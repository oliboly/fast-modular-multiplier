==> flow/design.v <==
module mod_multiplier (
    input        clk,      
    input        rst_n,    
    input        en,       
    input  [11:0] a,       
    input  [11:0] b,       
    output reg   busy,     
    output reg   done,     
    output reg [11:0] r    
);
localparam Q  = 12'd3329;   
localparam MU = 14'd5039;   
reg [11:0] a_reg, b_reg;   
reg [23:0] x;               
reg [37:0] q1;              
reg [13:0] q2;              
reg [23:0] r_temp;          
reg [2:0]  counter;         
always @(posedge clk or negedge rst_n)
    begin
    if (!rst_n) begin  
        busy    <= 0;
        done    <= 0;
        r       <= 0;
        counter <= 0;
        a_reg   <= 0;
        b_reg   <= 0;
        x       <= 0;
        q1      <= 0;
        q2      <= 0;
        r_temp  <= 0;end 
     else begin
        done <= 0;  
        if (en && !busy) begin       
            a_reg <= a;     
            b_reg <= b;     
            busy  <= 1;     
            counter <= 0;   
        end 
        else if (busy) begin
            case (counter)
                0: begin
                    x <= a_reg * b_reg;
                    counter <= counter + 1;
                end
                1: begin
                    q1 <= x * MU; 
                    counter <= counter + 1;
                end
                2: begin
                    q2 <= q1 >> 14;  
                    counter <= counter + 1;
                end
                3: begin
                    r_temp <= x - q2*Q;
                    counter <= counter + 1;
                end
                4: begin
                    if (r_temp >= Q) begin  
                        r <= r_temp - Q;end 
                          else if (r_temp[23])begin  
                        r <= r_temp + Q;end 
                          else begin             
                        r <= r_temp[11:0];end
                    busy   <= 0;     
                    done   <= 1;     
                    counter <= 0;    
                end
                default: counter <= 0;
            endcase
        end
    end
end
endmodule
From RTL to reports: mod_multiplier
What the tools print for mod_multiplier, step after step.
Line numbers count from 1 in the design file above.
Cell names lack the library's common part.
Not given: --
- top: mod_multiplier
- clock port: clk
- library: sky130hd
- library corner: tt_025C_1v80

Word-level counts
Counts by Yosys on the flattened word-level netlist (proc, flatten, opt, wreduce; memories kept). Register bits leave out memories and registers merged into their read ports (data or address). Print and check cells are left out. Cells with the same type and inputs are merged into one.
- noted word-level cells: 44
- output and inout port bits: 14
- noted register bits after elaboration: 131
- equal/unequal tests at 4
- add/subtract/negate cells: 4
- bitwise operators: 1
- order comparisons: 1
- reductions and logical operators: 10
- muxes and demuxes: 11
- $mul at 3
- operator list (operator ; count):
    24-bit by 13-bit multiplier with 28-bit output (second input constant) ; 1
    12-bit by 12-bit multiplier with 24-bit output ; 1
    14-bit by 12-bit multiplier with 24-bit output (second input constant) ; 1
    24-bit by 12-bit >= comparator with 1-bit output (second input constant) ; 1
    24-bit subtractor ; 1
    12-bit 2-to-1 mux ; 2
    3-bit AND reduction ; 5
    12-bit adder (second input constant) ; 1
    12-bit subtractor (second input constant) ; 1
    3-bit 2-to-1 mux ; 3
    3-bit by 2-bit == test with 1-bit output (second input constant) ; 2
    1-bit 2-to-1 mux ; 6
    4-bit OR reduction ; 1
    3-bit by 1-bit adder with 3-bit output (second input constant) ; 1
    3-bit by 1-bit == test with 1-bit output (second input constant) ; 1
    3-bit == test (second input constant) ; 1
    3-bit zero test ; 1
    2-bit nonzero test ; 1
    1-bit logical AND ; 1
    1-bit NOT ; 1
    1-bit zero test ; 1

Logic depth
Yosys ltp: most cells in a row. Word level: on the elaborated netlist, between registers, memories and ports. Mapped: between sequential cells and ports; inverters and the memories' decode and read muxes count.
- noted depth after elaboration: 5
- ABC_AREA: 0
- depth in mapped cells: 21
- mapped depth without buffers: 20

Mapped cells and area
Source: synth_stat.txt of the flow (Yosys; design flattened, memories mapped). It holds for the ABC_AREA given above (unset counts as 0); a run with the other value may have another netlist.
The area totals of this step are shown rounded.
- cell types (type ; count ; area in all (um^2)):
    fa_1 ; 247 ; 4.94E+03
    ha_1 ; 240 ; 3002.88
    dfrtp_1 ; 117 ; 2.93E+03
    inv_1 ; 370 ; 1.39E+03
    nand2_1 ; 202 ; 758.227
    mux2_2 ; 38 ; 427.91
    xnor2_1 ; 43 ; 376.611
    and2_1 ; 52 ; 325.312
    o21ai_0 ; 62 ; 310.298
    a21oi_1 ; 33 ; 165.158
    clkbuf_1 ; 42 ; 157.651
    a21o_1 ; 20 ; 150.144
    xor2_1 ; 17 ; 148.893
    nor2_1 ; 33 ; 123.869
    nand3_1 ; 22 ; 110.106
    o31ai_1 ; 12 ; 90.086
    o21ai_1 ; 14 ; 70.067
    a31oi_4 ; 3 ; 63.811
Other cell types: 40; their cells: 136.
- cells in the netlist: 1703
- noted buffer cells: 44
- flip-flops: 117
- noted mapped area: 16600 um^2
- noted sequential area: 2930 um^2

Path before layout
Path of least setup slack by OpenSTA after synthesis, without wires, with an ideal clock, recovery checks aside; 20% of the period is set as input and as output delay. Where synthesis merged equal registers, the netlist keeps one of their names.
- kind: reg-to-reg
- start point: register a_reg[9]
- end point: register x[23]
- noted data required time: 8.020 ns
- setup slack at 2.980 ns
- noted period: 8.1 ns
- noted delay of the path: 5.120 ns
- setup time: 0.080 ns
- data arrival time: 5.040 ns
- noted stages: 20
- noted launch time at the first pin: 0.000 ns
- buffers on the path: 1
- noted period reached after synthesis: 5.12 ns
"delay of the path" is the arrival time less input delay plus setup time.
"stages" counts driving pins, that of a launching flip-flop among them; a cell with two outputs on the path counts twice.
"period reached after synthesis" is the clock period less the worst setup slack; recovery checks do not enter. This is arithmetic on one report: input and output delays are still those of the set period (20% each).
Between the ends stands the longest chain of elaborated cells between them, by number of cells; it is not shown to be the way that was timed. Of several equally long chains one is given.
Each line given opens the expression or statement behind the cell; cells for indexed reads and writes are added by Yosys, which also makes memories of some case tables.
- cell sequence: dfrtp_1 clkbuf_1 nand2_1 fa_1 inv_1 fa_1 fa_1 fa_1 inv_1 fa_1 inv_1 ha_1 a21o_1 o21bai_1 a31oi_1 o31ai_2 a31oi_4 o211ai_2 a311o_1 o211ai_2
- length of the longest elaborated chain at 1
- elaborated cells between the ends (all ways) at 1
- classes of those cells: 1 x mul
- ends and longest elaborated chain, post-synthesis (element ; RTL line ; source):
    start: declaration ; 13 ; reg [11:0] a_reg, b_reg;
    start: assignment ; 26 ; a_reg   <= 0;
    start: assignment ; 35 ; a_reg <= a;
    12-bit by 12-bit multiplier with 24-bit output ; 43 ; x <= a_reg * b_reg;
    end: assignment ; 28 ; x       <= 0;
    end: assignment ; 43 ;
    end: declaration ; 14 ; reg [23:0] x;

Path in the finished layout
Path of least setup slack in the final report of entry A (OpenROAD, finished layout, wires in). Where an end is a register, its clock arrival counts in the times.
- kind: reg-to-reg
- start point: register b_reg[3]
- end point: register x[23]
- noted period: 8.57 ns
- buffers on the path: 0
- setup slack at 3.18 ns
- noted stages: 19
- noted launch time at the first pin: 0.46 ns
- noted data required time: 8.94 ns
- setup time: 0.08 ns
- data arrival time: 5.76 ns
Between the ends stands the longest chain of elaborated cells between them, by number of cells; it is not shown to be the way that was timed. Of several equally long chains one is given.
- cell sequence: dfrtp_1 nand2_1 fa_1 inv_1 fa_1 fa_1 fa_1 inv_1 fa_1 inv_1 ha_1 a21o_1 o21bai_1 a31oi_1 o31ai_2 a31oi_4 o211ai_2 a311o_1 o211ai_2
- length of the longest elaborated chain at 1
- elaborated cells between the ends (all ways) at 1
- classes of those cells: 1 x mul
- ends and longest elaborated chain, post-layout (element ; RTL line ; source):
    start: declaration ; 13 ; reg [11:0] a_reg, b_reg;
    start: assignment ; 27 ; b_reg   <= 0;
    start: assignment ; 36 ; b_reg <= b;
    12-bit by 12-bit multiplier with 24-bit output ; 43 ; x <= a_reg * b_reg;
    end: assignment ; 28 ; x       <= 0;
    end: assignment ; 43 ;
    end: declaration ; 14 ; reg [23:0] x;

Lab notebook: mod_multiplier

Measured data: module mod_multiplier, platform sky130hd, 2 stored runs of the flow under differing settings, order arbitrary. Input and output delays are each 20% of the period that was set; the output load is 0.01 pF.
By "clock period reached" is meant the clock period of the run minus its worst setup slack. This is arithmetic on one report: input and output delays are still those of the set period (20% each).
By "critical setup path time" is meant the share of the clock period that the worst setup path is allowed (20% is reserved at inputs, 20% at outputs), minus its slack. Clock arrival times at its registers enter into it.
Measured values are rounded.

Entry A
Settings were period_ns = 8.57; CAP_MARGIN = 20; CORE_MARGIN = 2; CORE_UTILIZATION = 40; SLEW_MARGIN = 20
- die footprint at 43,100 um^2
- chip area after synthesis (Yosys): 16,600 um^2
- total negative setup slack at 0.000 ns
- critical setup path time at 5.39 ns
- critical path kind: reg-to-reg
- setup slack of the worst path at 3.18 ns
- clock period reached: 5.392 ns
- noted the post-route worst hold slack: 0.471 ns
- final utilization at 44.5 %
- std-cell area (final layout): 18,200 um^2

Entry B
Settings were period_ns = 7.1; CORE_UTILIZATION = 23; PLACE_DENSITY_LB_ADDON = 0.03; HOLD_SLACK_MARGIN = 0.07; CORE_ASPECT_RATIO = 1.33; CORE_MARGIN = 9; CTS_CLUSTER_SIZE = 25; CTS_CLUSTER_DIAMETER = 290; CAP_MARGIN = 20; SLEW_MARGIN = 20
- die footprint at 82,200 um^2
- chip area after synthesis (Yosys): 16,600 um^2
- total negative setup slack at 0.000 ns
- critical setup path time at 5.55 ns
- critical path kind: reg-to-reg
- setup slack of the worst path at 1.55 ns
- clock period reached: 5.554 ns
- noted the post-route worst hold slack: 0.477 ns
- final utilization at 26.1 %
- std-cell area (final layout): 18,600 um^2
